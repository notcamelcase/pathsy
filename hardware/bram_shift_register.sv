==> flow/design.v <==
module bram_1r1w
#
(
    parameter   ADDR_WIDTH = 4,
    parameter   DATA_WIDTH = 8
)
(
    input logic                     clk,
    input logic                     wr_en,
    input logic[ADDR_WIDTH-1:0]     rd_addr, wr_addr,
    input logic[DATA_WIDTH-1:0]     wr_data,
    output logic[DATA_WIDTH-1:0]    rd_data
);
    logic[DATA_WIDTH-1:0]   buffer[2**ADDR_WIDTH-1:0];
    logic[DATA_WIDTH-1:0]   data_reg;
    always_ff @(posedge clk)
    begin
        if (wr_en)
            buffer[wr_addr] <= wr_data;
    end
    always_ff @(posedge clk)
    begin
        data_reg <= buffer[rd_addr];
    end
    assign rd_data = data_reg;
endmodule
module bram_shift_register
#
(
    parameter   WIDTH   = 8,
    parameter   DELAY_COUNT = 4
)
(
    input logic             clk,
    input logic             reset,  
    input logic[WIDTH-1:0]  d,
    output logic[WIDTH-1:0] q
);
    localparam  DEPTH_WIDTH = $clog2(DELAY_COUNT);
    logic[DEPTH_WIDTH-1:0]  wr_ptr;
    bram_1r1w #(.ADDR_WIDTH(DEPTH_WIDTH), .DATA_WIDTH(WIDTH)) buffer(
        .clk(clk),
        .wr_en(1'b1),
        .rd_addr(wr_ptr),
        .wr_addr(wr_ptr),
        .wr_data(d),
        .rd_data(q));
    always_ff @(posedge clk)
    begin
        if (reset)
            wr_ptr <= 0;
        else
            wr_ptr <= (wr_ptr == DELAY_COUNT-2) ? 0 : wr_ptr + 1;
    end
endmodule
======== Step by step through the tools: bram_shift_register ========
The steps from the RTL of bram_shift_register to its reports follow in flow order.
Line numbers count from 1 in the design file above.
Operators carry their Yosys type and port widths (W data, S select, Z words).
A cell with - has no value.
set-up
  top ..................................... bram_shift_register
  clock input ............................. clk
  standard-cell library ................... sky130hd
  corner .................................. tt_025C_1v80

======== After elaboration ========
Counts by Yosys on the flattened word-level netlist (proc, flatten, opt, wreduce; memories kept). Register bits leave out memories and registers merged into their read ports (data or address); mux counts leave out enables and synchronous resets folded into registers. Print and check cells are left out. Cells with the same type and inputs are merged into one.
Memory sizes are those after Yosys's memory passes, which may raise the word count (mostly to a power of two), join words into wider ones and drop unused or constant bits.
operators by class
  reductions and logical operators ........ 1
  eq/ne operators ......................... 1
  add/sub/neg operators ................... 1
operator list
  kind                   number
  $add A2 B1 Y2 const B  1
  $eq A2 B2 Y1 const B   1
  $reduce_or A2 Y1       1
word-level totals
  memory bits (writable) .................. 32
  word width x clocked read ports ......... 8
  memory cells ............................ 1
  input port bits ......................... 10
  bits in registers ....................... 2
  elaborated cells ........................ 5
  output and inout bits ................... 8
memories
  memory         depth  width  rd ports  write ports  line  RTL
  buffer.buffer  4      8      1         1            14    logic[DATA_WIDTH-1:0]   buffer[2**ADDR_WIDTH-1:0];

======== Longest topological paths ========
Longest topological path by Yosys (ltp), each cell counted once; first at word level (registers and memories cut), then after technology mapping (sequential cells cut; the memories' decode and read muxes count).
depth
  depth after elaboration ................. 2
  ABC_AREA ................................ 0
  mapped depth ............................ 4
  depth with buffers taken out ............ 3

======== Netlist ========
Yosys stat after the flow's synthesis: flattened, memories mapped to cells. It holds for the ABC_AREA given above (unset counts as 0); a run with the other value may have another netlist.
synthesis totals
  sequential area ......................... 1,161.1 sq um
  mapped cells ............................ 60
  buffers ................................. 2
  chip area (Yosys) ....................... 1,427.6 sq um
  flip-flop cells ......................... 42
cells by type
  cell type                  number  area in all (sq um)
  sky130_fd_sc_hd__edfxtp_1  32      960.922
  sky130_fd_sc_hd__dfxtp_1   10      200.192
  sky130_fd_sc_hd__mux4_2    8       180.173
  sky130_fd_sc_hd__ha_1      4       50.048
  sky130_fd_sc_hd__buf_6     1       11.261
  sky130_fd_sc_hd__inv_1     2       7.507
  sky130_fd_sc_hd__nor3b_1   1       7.507
  sky130_fd_sc_hd__buf_2     1       5.005
  sky130_fd_sc_hd__nor3_1    1       5.005
By module: a second synthesis without flattening, with its own total; a netlist apart from the flattened one above.
second synthesis, totals
  cell total of the unflattened synthesis .. 61
  area total of the unflattened synthesis .. 1,428.9 sq um
Each row is one instance without its submodules.
by module
  module               area (sq um)  sequential area (sq um)  cells  times used
  bram_1r1w            1,348.8       1,121.1                  54     1
  bram_shift_register  80.1          40.0                     7      1

======== Timing after synthesis ========
OpenSTA on the mapped netlist: ideal clock, no wires. The path of least setup slack (recovery checks aside). Input and output delay are each 20% of the period. Register names are those of the netlist, which keeps one name where synthesis merged equal registers.
path post-synthesis
  path kind ............................... register -> register
  start ................................... register wr_ptr[0]
  end ..................................... memory buffer.buffer[2][0]
  arrival ................................. 868 ps
  required time ........................... 1,400 ps
  clock period ............................ 1,740 ps
  launch time at the first pin ............ 0 ps
  slack ................................... 531 ps
  library setup time ...................... 340 ps
  buffers on the path ..................... 1
  delay of the path ....................... 1,208 ps
  stages on the path ...................... 4
  synthesis period reached ................ 1,209 ps
"delay of the path" = arrival - input delay + setup time.
"stages on the path": output pins that drive a net of the path, with the launching flip-flop's if there is one; two outputs of one cell count as two.
"synthesis period reached" is the clock period less the worst setup slack; recovery checks do not enter. This is arithmetic on one report: input and output delays are still those of the set period (20% each).
on the way, post-synthesis
  cells stage by stage .................... sky130_fd_sc_hd__dfxtp_1 sky130_fd_sc_hd__buf_6 sky130_fd_sc_hd__inv_1 sky130_fd_sc_hd__ha_1
  cells in the longest elaborated chain ... 0
  elaborated cells on any way between the ends .. 0
  source lines of those cells ............. 0
ends and longest elaborated chain, post-synthesis
  element        line  RTL
  from (decl)    40    logic[DEPTH_WIDTH-1:0]  wr_ptr;
  from (assign)  51    wr_ptr <= 0;
  from (assign)  53    wr_ptr <= (wr_ptr == DELAY_COUNT-2) ? 0 : wr_ptr + 1;
  to (decl)      14    logic[DATA_WIDTH-1:0]   buffer[2**ADDR_WIDTH-1:0];

======== Path in the finished layout ========
From the final timing report of stored run 1: the path of least setup slack in the routed layout; clock arrival at registers is part of the times.
The path's times are printed in steps of 10 ps; the period is the one set.
path after layout
  path kind ............................... register -> register
  start ................................... register wr_ptr[1]
  end ..................................... memory buffer.buffer[2][5]
  required time ........................... 1,550 ps
  stages on the path ...................... 2
  arrival ................................. 1,340 ps
  slack ................................... 210 ps
  clock period ............................ 1,550 ps
  buffers on the path ..................... 0
  launch time at the first pin ............ 340 ps
  library setup time ...................... 340 ps
on the way, after layout
  cells stage by stage .................... sky130_fd_sc_hd__dfxtp_1 sky130_fd_sc_hd__ha_1
  cells in the longest elaborated chain ... 0
  elaborated cells on any way between the ends .. 0
  source lines of those cells ............. 0
ends and longest elaborated chain, after layout
  element        line  RTL
  from (decl)    40    logic[DEPTH_WIDTH-1:0]  wr_ptr;
  from (assign)  51    wr_ptr <= 0;
  from (assign)  53    wr_ptr <= (wr_ptr == DELAY_COUNT-2) ? 0 : wr_ptr + 1;
  to (decl)      14    logic[DATA_WIDTH-1:0]   buffer[2**ADDR_WIDTH-1:0];

Lab notebook: bram_shift_register

Module bram_shift_register, platform sky130hd: 2 stored runs of the flow (Yosys, OpenROAD) with differing settings, in no particular order. Input and output delays are each 20% of the period that was set; the output load is 0.01 pF.
"clock period achieved" = clock period - worst setup slack. The figure is calculated, with input and output delays left at 20% of the set period.
By "worst path time" is meant the share of the clock period that the worst setup path is allowed (20% is reserved at inputs, 20% at outputs), minus its slack. Clock arrival times at its registers enter into it.
"power consumption" rests on the timing tool's default activity at the inputs, not on a simulated workload.
"worst path time" is given in steps of 10 ps.

---- stored run 1 ----
settings
  period_ns = 1.55
  CORE_UTILIZATION = 68
  PLACE_DENSITY_LB_ADDON = 0.02
  HOLD_SLACK_MARGIN = -0.07
  CORE_ASPECT_RATIO = 1.45
  CORE_MARGIN = 7
  CAP_MARGIN = 20
  SLEW_MARGIN = 20
results
  worst path time ......................... 1,340 ps
  critical path type ...................... register -> register
  final utilization ....................... 89.7%
  netlist area reported by Yosys .......... 1,427.6 sq um
  standard-cell area of the final layout .. 1,727.9 sq um
  power consumption ....................... 2.648 mW
  total negative slack .................... 0 ps
  area inside the die boundary ............ 3,600.6 sq um
  final worst hold slack .................. 545 ps
  clock period achieved ................... 1,345 ps
  setup slack of the worst path ........... 205 ps

---- stored run 2 ----
settings
  period_ns = 1.05
  CORE_UTILIZATION = 18
  SETUP_SLACK_MARGIN = -0.02
  CORE_MARGIN = 5
  CELL_PAD_IN_SITES_GLOBAL_PLACEMENT = 1
  TNS_END_PERCENT = 85
  GPL_ROUTABILITY_DRIVEN = 0
  MAX_ROUTING_LAYER = met5
  CAP_MARGIN = 20
  SLEW_MARGIN = 20
results
  worst path time ......................... 1,110 ps
  critical path type ...................... register -> register
  final utilization ....................... 24.9%
  netlist area reported by Yosys .......... 1,427.6 sq um
  standard-cell area of the final layout .. 1,920.6 sq um
  power consumption ....................... 3.989 mW
  total negative slack .................... -989 ps
  area inside the die boundary ............ 9,811.9 sq um
  final worst hold slack .................. 497 ps
  clock period achieved ................... 1,112 ps
  setup slack of the worst path ........... -62 ps

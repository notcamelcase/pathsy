==> flow/design.v <==
module debounce_button
#(parameter CTR_WIDTH = 24)
(
    input logic     clk,
    input logic     pb,
    output logic    pb_down
);
    (* ASYNC_REG = "true" *)
    logic                   input_meta, input_sync;
    logic                   input_idle, count_up;
    logic                   pb_reg;
    logic[CTR_WIDTH-1:0]    ctr_reg;
    always_ff @(posedge clk)
    begin
        input_meta <= pb;
        input_sync <= input_meta;
    end
    assign input_idle = (pb_reg == input_sync);
    assign count_up = &ctr_reg;
    always_ff @(posedge clk) ctr_reg <= input_idle ? 0 : ctr_reg + CTR_WIDTH'(1);
    always_ff @(posedge clk) pb_reg <= count_up ? ~pb_reg : pb_reg;
    assign pb_down = count_up & ~input_idle & ~pb_reg;
endmodule
# Reports on debounce_button
# The steps from the RTL of debounce_button to its reports follow in flow order.
# Lines are those of the file above, counted from 1.
# Operators: Yosys type, input widths -> output width; for muxes data width and select width s.
setup:
  top_module: "debounce_button"
  clock: "clk"
  lib: "sky130hd"
  pvt_corner: "tt_025C_1v80"

# After elaboration
# Source: Yosys, flattened and elaborated, memories not mapped. Widths are those after wreduce; folded enables and synchronous resets count as part of the registers. Registers that Yosys merges into a memory's read port (data or address) are not register bits. Print and check cells do not count. Equal cells are merged and count once.
bits:
  ramBits: 0
  input_bits: 2
  output_inout_bits: 1
  mem_bits_ro: 0
  mem_count: 0
  regBits: 27
  latchBits: 0
  clocked_rd_ports_x_width: 0
  word_cells: 11
op_classes:
  mul: 0
  bitwise: 4
  shifts: 0
  reduce_logical: 1
  add_sub_neg: 1
  equal: 1
  compare: 0
  n_div: 0
  mux: 0
op_table:
  columns: ["cell", "count"]
  rows:
  - ["$add 24x1->24 const B", 1]
  - ["$reduce_and 24->1", 1]
  - ["$and 1x1->1", 2]
  - ["$not 1->1", 2]
  - ["$eq 1x1->1", 1]

# Depth
# Longest topological path by Yosys (ltp), each cell counted once; first at word level (registers and memories cut), then after technology mapping (sequential cells cut; the memories' decode and read muxes count).
depth:
  ltp_word: 4
  abc_area: 0
  ltp_mapped: 5
  ltp_nobuf: 5

# Mapped cells and area
# Source: synth_stat.txt of the flow (Yosys; design flattened, memories mapped). It holds for the ABC_AREA given above (unset counts as 0); a run with the other value may have another netlist.
synth_totals:
  cell_count: 133
  ff_cells: 27
  seqArea_um2: 550.5
  mapped_area_um2: 1186.1
  buf_cells: 3
types:
  columns: ["cell", "count", "area_total_um2"]
  rows:
  - ["sky130_fd_sc_hd__dfxtp_1", 26, 520.499]
  - ["sky130_fd_sc_hd__xnor2_1", 11, 96.342]
  - ["sky130_fd_sc_hd__nor2_1", 16, 60.058]
  - ["sky130_fd_sc_hd__nand4_1", 8, 50.048]
  - ["sky130_fd_sc_hd__a21oi_1", 9, 45.043]
  - ["sky130_fd_sc_hd__nand3_1", 8, 40.038]
  - ["sky130_fd_sc_hd__nor4_1", 5, 31.28]
  - ["sky130_fd_sc_hd__edfxtp_1", 1, 30.029]
  - ["sky130_fd_sc_hd__o21ai_0", 6, 30.029]
  - ["sky130_fd_sc_hd__xor2_1", 3, 26.275]
  - ["sky130_fd_sc_hd__and3_1", 4, 25.024]
  - ["sky130_fd_sc_hd__or3_1", 4, 25.024]
  - ["sky130_fd_sc_hd__nand2_1", 6, 22.522]
  - ["sky130_fd_sc_hd__or4_4", 2, 22.522]
  - ["sky130_fd_sc_hd__nand4_4", 1, 21.27]
  - ["sky130_fd_sc_hd__nor3_1", 4, 20.019]
  - ["sky130_fd_sc_hd__inv_1", 5, 18.768]
  - ["sky130_fd_sc_hd__and4_1", 2, 17.517]
# Other cell types: 11; their cells: 12.

# Timing after synthesis
# Path of least setup slack by OpenSTA after synthesis, without wires, with an ideal clock, recovery checks aside; 20% of the period is set as input and as output delay. Where synthesis merged equal registers, the netlist keeps one of their names.
synth_timing:
  path_kind: "flip-flop to output port"
  from: "register ctr_reg[0]"
  to: "output port pb_down"
  path_buffers: 0
  path_stages: 6
  output_delay_ns: 0.612
  required_ns: 2.448
  path_slack_ns: 0.786
  launch_ns: 0.000
  t_arrival_ns: 1.662
  clock_period_ns: 3.06
  delay_ns: 1.662
  synth_period_reached_ns: 2.274
# "delay_ns" = arrival - input delay + setup time.
# A path that ends at an output port has no setup time.
# "path_stages": output pins that drive a net of the path, with the launching flip-flop's if there is one; two outputs of one cell count as two.
# "synth_period_reached_ns" = period - worst setup slack (recovery checks aside). The figure is calculated, with input and output delays left at 20% of the set period.
# The rows between start and end are the longest chain of elaborated cells between them; the timing report does not say that the signal goes this way. Where chains are equally long, one stands for them.
# A line is the first line of the expression or statement that the cell stems from. Yosys adds cells for indexed reads and writes and turns some case tables into memories.
synth_between:
  path_cell_list: "sky130_fd_sc_hd__dfxtp_1 -> sky130_fd_sc_hd__ha_1 -> sky130_fd_sc_hd__nand4_4 -> sky130_fd_sc_hd__nor4_1 -> sky130_fd_sc_hd__and3_1 -> sky130_fd_sc_hd__and3_1"
  elab_chain_len: 3
  cone_cells: 3
  cone_lines: 2
  cone_classes: "2 x logic; 1 x reduce/logical"
synth_rtl:
  columns: ["item", "line_no", "source"]
  rows:
  - ["from (decl)", 12, "logic[CTR_WIDTH-1:0]    ctr_reg;"]
  - ["from (assign)", 20, "always_ff @(posedge clk) ctr_reg <= input_idle ? 0 : ctr_reg + CTR_WIDTH'(1);"]
  - ["$reduce_and 24->1", 19, "assign count_up = &ctr_reg;"]
  - ["$and 1x1->1 (2 in a row)", 22, "assign pb_down = count_up & ~input_idle & ~pb_reg;"]
  - ["to (decl)", 6, "output logic    pb_down"]
# Nets of the timed path that keep an RTL name, with a line that drives or declares them; the list need not be complete.
synth_named_nets:
  columns: ["signal", "line_no"]
  rows:
  - ["count_up", 19]

# Timing after layout
# From the final timing report of run 1: the path of least setup slack in the routed layout; clock arrival at registers is part of the times.
layout_timing:
  path_kind: "flip-flop to output port"
  from: "register ctr_reg[0]"
  to: "output port pb_down"
  path_buffers: 1
  launch_ns: 0.32
  path_slack_ns: 0.07
  path_stages: 7
  clock_period_ns: 2.19
  required_ns: 1.75
  output_delay_ns: 0.44
  t_arrival_ns: 1.68
# The rows between start and end are the longest chain of elaborated cells between them; the timing report does not say that the signal goes this way. Where chains are equally long, one stands for them.
layout_between:
  path_cell_list: "sky130_fd_sc_hd__dfxtp_2 -> sky130_fd_sc_hd__ha_4 -> sky130_fd_sc_hd__nand4_4 -> sky130_fd_sc_hd__nor4_4 -> sky130_fd_sc_hd__and3_4 -> sky130_fd_sc_hd__and3_4 -> sky130_fd_sc_hd__buf_6"
  elab_chain_len: 3
  cone_cells: 3
  cone_lines: 2
  cone_classes: "2 x logic; 1 x reduce/logical"
layout_rtl:
  columns: ["item", "line_no", "source"]
  rows:
  - ["from (decl)", 12, "logic[CTR_WIDTH-1:0]    ctr_reg;"]
  - ["from (assign)", 20, "always_ff @(posedge clk) ctr_reg <= input_idle ? 0 : ctr_reg + CTR_WIDTH'(1);"]
  - ["$reduce_and 24->1", 19, "assign count_up = &ctr_reg;"]
  - ["$and 1x1->1 (2 in a row)", 22, "assign pb_down = count_up & ~input_idle & ~pb_reg;"]
  - ["to (decl)", 6, "output logic    pb_down"]
# Nets of the timed path that keep an RTL name, with a line that drives or declares them; the list need not be complete.
layout_named_nets:
  columns: ["signal", "line_no"]
  rows:
  - ["count_up", 19]

# Stored flow runs of debounce_button (2 of them; Yosys, OpenROAD, sky130hd). They differ in their settings and are not a sequence. Constraints: input delay and output delay 20% of the set period each, output load 0.01 pF.
# "clock_period_reached_ns" means the clock period less the worst setup slack. The figure is calculated, with input and output delays left at 20% of the set period.
# "worst_path_allowed_less_slack_ns" is the time allowed to the run's worst setup path (the clock period less input and output delay, where it has them) less its slack. Clock arrival times count: a late capture clock shortens it, a late launch clock lengthens it.
# "fin_power_uw": no workload was simulated; the value follows from the tool's default switching activity.
runs:
  - name: "run 1"
    settings:
      period_ns: 2.19
      CORE_UTILIZATION: 40
      SETUP_SLACK_MARGIN: 0.65
      CELL_PAD_IN_SITES_GLOBAL_PLACEMENT: 1
      GPL_TIMING_DRIVEN: 1
      CTS_CLUSTER_SIZE: 83
      CTS_CLUSTER_DIAMETER: 105
      CAP_MARGIN: 20
      CORE_MARGIN: 2
      SLEW_MARGIN: 20
    results:
      synth_chip_area_um2: 1186.1
      ws_hold_ns: 0.354
      setup_tns_ns: 0.000
      dieArea_um2: 3417.0
      utilization_frac: 0.609
      worst_path_allowed_less_slack_ns: 1.68
      timing.worst_path_kind: "flip-flop to output port"
      finalCellArea_um2: 1694.1
      clock_period_reached_ns: 2.116
      fin_power_uw: 762.5
      fin_ws_ns: 0.074
  - name: "run 2"
    settings:
      period_ns: 2.26
      CORE_UTILIZATION: 43
      PLACE_DENSITY_LB_ADDON: 0.26
      CORE_ASPECT_RATIO: 0.89
      CORE_MARGIN: 2
      TNS_END_PERCENT: 60
      GPL_ROUTABILITY_DRIVEN: 1
      CTS_CLUSTER_SIZE: 50
      CAP_MARGIN: 35
      MIN_ROUTING_LAYER: "met1"
      SLEW_MARGIN: 20
    results:
      synth_chip_area_um2: 1186.1
      ws_hold_ns: 0.345
      setup_tns_ns: 0.000
      dieArea_um2: 3195.3
      utilization_frac: 0.574
      worst_path_allowed_less_slack_ns: 1.70
      timing.worst_path_kind: "flip-flop to output port"
      finalCellArea_um2: 1463.9
      clock_period_reached_ns: 2.154
      fin_power_uw: 729.1
      fin_ws_ns: 0.106

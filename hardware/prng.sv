==> flow/design.v <==
module prng
#(parameter SEED = 16'hbeef)
(
    input logic         clk, rst,
    input logic         enable,
    output logic[15:0]  rand_number
);
    logic[15:0] lfsr_reg;
    always_ff @(posedge clk)
    begin
        if (rst)
            lfsr_reg <= SEED;
        else if (enable)  
            lfsr_reg <= {(lfsr_reg[5] ^ lfsr_reg[3] ^ lfsr_reg[2] ^ lfsr_reg[0]), lfsr_reg[15:1]};
    end
    assign rand_number = lfsr_reg;
endmodule
Tool chain data of prng
Tool output for the design above, in the order of the flow.
Line numbers count from 1 in the design file above.
Operators carry their Yosys type and port widths (W data, S select, Z words).
Cell names lack the library's common part.
Not given: n/a
- top: prng
- clock: clk
- standard-cell library: sky130hd
- timing corner: tt_025C_1v80

Elaborated design
Yosys after proc, flatten, opt, wreduce and memory -nomap, before mapping. Enables and synchronous resets that opt folds into registers are not counted as muxes. Memory bits, and registers merged into a memory's read port (data or address), are not among the register bits. Print and check cells are not counted. Equal cells are merged and count once.
- bits of input ports: 3
- noted flip-flop bits (word level): 16
- memory cells: 0
- noted ROM bits: 0
- bits in writable memories at 0
- noted cells after elaboration: 4
- noted bits in latches: 0
- word width x clocked read ports: 0
- noted output and inout bits: 16
- noted divide/modulo/power cells: 0
- add/sub/neg operators at 0
- shifts and indexed selects at 0
- $lt $le $gt $ge at 0
- noted multiply operators: 0
- reduce/logical cells: 0
- noted bitwise logic cells: 3
- equal/unequal tests at 0
- multiplexer cells: 0
- operators by type and width (operator ; count):
    $xor A1 B1 Y1 ; 3

Longest topological paths
Yosys ltp: most cells in a row. Word level: on the elaborated netlist, between registers, memories and ports. Mapped: between sequential cells and ports; inverters and the memories' decode and read muxes count.
- depth after elaboration at 3
- ABC_AREA at 0
- noted mapped depth: 4
- depth with buffers taken out: 3

Netlist
Yosys stat after the flow's synthesis: flattened, memories mapped to cells. It holds for the ABC_AREA given above (unset counts as 0); a run with the other value may have another netlist.
- noted mapped area: 595.6 µm²
- noted buffers: 3
- cell count at 55
- mapped flip-flops at 16
- noted area of sequential cells: 320.3 µm²
- cell types (type ; count ; total area (µm²)):
    dfxtp_1 ; 16 ; 320.307
    mux2i_1 ; 15 ; 150.144
    nand2_1 ; 12 ; 45.043
    xnor2_1 ; 3 ; 26.275
    buf_6 ; 2 ; 22.522
    nor2_1 ; 3 ; 11.261
    a31oi_1 ; 1 ; 6.256
    buf_2 ; 1 ; 5.005
    nor3_1 ; 1 ; 5.005
    inv_1 ; 1 ; 3.754

Path before layout
Source: OpenSTA report_checks on the synthesized netlist (no wires, ideal clock, input and output delay 20% of the period each), path of least setup slack; recovery checks are left aside. Register names are those of the netlist, which keeps one name where synthesis merged equal registers.
- path type: input port to flip-flop
- from: input enable
- to: register lfsr_reg[1]
- buffers on the path: 2
- library setup time: 0.119 ns
- path slack: 0.533 ns
- noted path delay: 0.619 ns
- noted time at the first pin: 0.288 ns
- clock period: 1.44 ns
- arrival time: 0.788 ns
- external input delay at 0.288 ns
- required time: 1.321 ns
- stages on the path at 4
- period reached after synthesis at 0.907 ns
"path delay" is the arrival time less input delay plus setup time.
"stages on the path" counts driving pins, that of a launching flip-flop among them; a cell with two outputs on the path counts twice.
"period reached after synthesis" = period - worst setup slack (recovery checks aside). The figure is calculated, with input and output delays left at 20% of the set period.
- cells stage by stage: buf_6 -> buf_6 -> mux2i_1 -> nand2_1
- ends and longest elaborated chain, post-synthesis (element ; line ; RTL):
    start, declared ; 5 ; input logic         enable,
    end, assigned ; 12 ; lfsr_reg <= SEED;
    end, assigned ; 14 ; lfsr_reg <= {(lfsr_reg[5] ^ lfsr_reg[3] ^ lfsr_reg[2] ^ lfsr_reg[0]), lfsr_reg[15:1]};
    end, declared ; 8 ; logic[15:0] lfsr_reg;
Chain of elaborated cells between the ends: none given.

Timing after layout
From the final timing report of run 1: the path of least setup slack in the routed layout; clock arrival at registers is part of the times.
- path type: flip-flop to flip-flop
- from: register lfsr_reg[0]
- to: register lfsr_reg[15]
- stages on the path at 5
- path slack: 0.06 ns
- required time: 1.20 ns
- noted time at the first pin: 0.28 ns
- arrival time: 1.13 ns
- clock period: 1.03 ns
- library setup time: 0.11 ns
- buffers on the path: 1
Between the ends stands the longest chain of elaborated cells between them, by number of cells; it is not shown to be the way that was timed. Of several equally long chains one is given.
A line is the first line of the expression or statement that the cell stems from. Yosys adds cells for indexed reads and writes and turns some case tables into memories.
- cells stage by stage: dfxtp_2 -> buf_4 -> xnor2_2 -> xnor2_1 -> a31oi_1
- noted cells in the longest elaborated chain: 1
- noted elaborated cells between the ends (all ways): 1
- source lines of those cells at 1
- those cells by class: logic (1)
- ends and longest elaborated chain, after layout (element ; line ; RTL):
    start, declared ; 8 ; logic[15:0] lfsr_reg;
    start, assigned ; 12 ; lfsr_reg <= SEED;
    start, assigned ; 14 ; lfsr_reg <= {(lfsr_reg[5] ^ lfsr_reg[3] ^ lfsr_reg[2] ^ lfsr_reg[0]), lfsr_reg[15:1]};
    $xor A1 B1 Y1 ; 14 ;
    end, assigned ; 12 ;
    end, assigned ; 14 ;
    end, declared ; 8 ;

--- measured runs ---
Measured results for prng: 2 stored runs of the Yosys and OpenROAD flow on sky130hd. The settings differ; the order carries no meaning. The constraints put input and output delay at 20% of the set period each and load the outputs with 0.01 pF.
"worst setup path time" means the part of the period allowed to the worst setup path (the constraints hold back 20% at inputs and 20% at outputs) less its slack; where the path has registers, the arrival times of their clocks count too.
"total power of the final layout" rests on the timing tool's default activity at the inputs, not on a simulated workload.

Run 1

==> flow/run.sh <==
#!/bin/bash
# the make line also repeats the synthesis and layout settings of config.mk as NAME=value (left out here)
make -C /OpenROAD-flow-scripts/flow DESIGN_CONFIG=/design/flow/config.mk WORK_HOME=/design/flow/orfs CLKGATE_MAP_FILE= finish
==> flow/config.mk <==
export PLATFORM = sky130hd
export DESIGN_NAME = prng
export DESIGN_NICKNAME = prng
export VERILOG_FILES = /design/flow/design.v
export SDC_FILE = /design/flow/constraint.sdc
export NUM_CORES = 4
export LEC_CHECK = 0
export CAP_MARGIN = 20
export CORE_MARGIN = 2
export CORE_UTILIZATION = 25
export SLEW_MARGIN = 20
==> flow/constraint.sdc <==
create_clock -name core_clock -period 1.03 [get_ports {clk}]
set_input_delay 0.2060 -clock core_clock [delete_from_list [all_inputs] [get_ports {clk}]]
set_output_delay 0.2060 -clock core_clock [all_outputs]
set_load 0.01 [all_outputs]

Measured in run 1:
- noted the worst setup path time: 0.97 ns
- worst path kind: flip-flop to flip-flop
- total negative slack: 0.000 ns
- total power of the final layout: 1322 µW
- standard-cell area after routing: 977.2 µm²
- noted the total die area: 2788.9 µm²
- noted the worst slack on setup checks: 0.064 ns
- noted the Yosys chip area after synthesis: 595.6 µm²

Run 2

==> flow/run.sh <==
#!/bin/bash
# the make line also repeats the synthesis and layout settings of config.mk as NAME=value (left out here)
make -C /OpenROAD-flow-scripts/flow DESIGN_CONFIG=/design/flow/config.mk WORK_HOME=/design/flow/orfs CLKGATE_MAP_FILE= finish
==> flow/config.mk <==
export PLATFORM = sky130hd
export DESIGN_NAME = prng
export DESIGN_NICKNAME = prng
export VERILOG_FILES = /design/flow/design.v
export SDC_FILE = /design/flow/constraint.sdc
export NUM_CORES = 4
export LEC_CHECK = 0
export ABC_AREA = 0
export CAP_MARGIN = 20
export CORE_MARGIN = 2
export CORE_UTILIZATION = 41
export CTS_CLUSTER_SIZE = 30
export GPL_TIMING_DRIVEN = 1
export HOLD_SLACK_MARGIN = -0.01
export PLACE_DENSITY_LB_ADDON = 0.01
export SETUP_SLACK_MARGIN = 0.0
export SLEW_MARGIN = 5
==> flow/constraint.sdc <==
create_clock -name core_clock -period 0.581 [get_ports {clk}]
set_input_delay 0.1162 -clock core_clock [delete_from_list [all_inputs] [get_ports {clk}]]
set_output_delay 0.1162 -clock core_clock [all_outputs]
set_load 0.01 [all_outputs]

Measured in run 2:
- noted the worst setup path time: 0.95 ns
- worst path kind: flip-flop to flip-flop
- total negative slack: -7.817 ns
- total power of the final layout: 2478 µW
- standard-cell area after routing: 1144.8 µm²
- noted the total die area: 1773.7 µm²
- noted the worst slack on setup checks: -0.366 ns
- noted the Yosys chip area after synthesis: 595.6 µm²
--- end ---
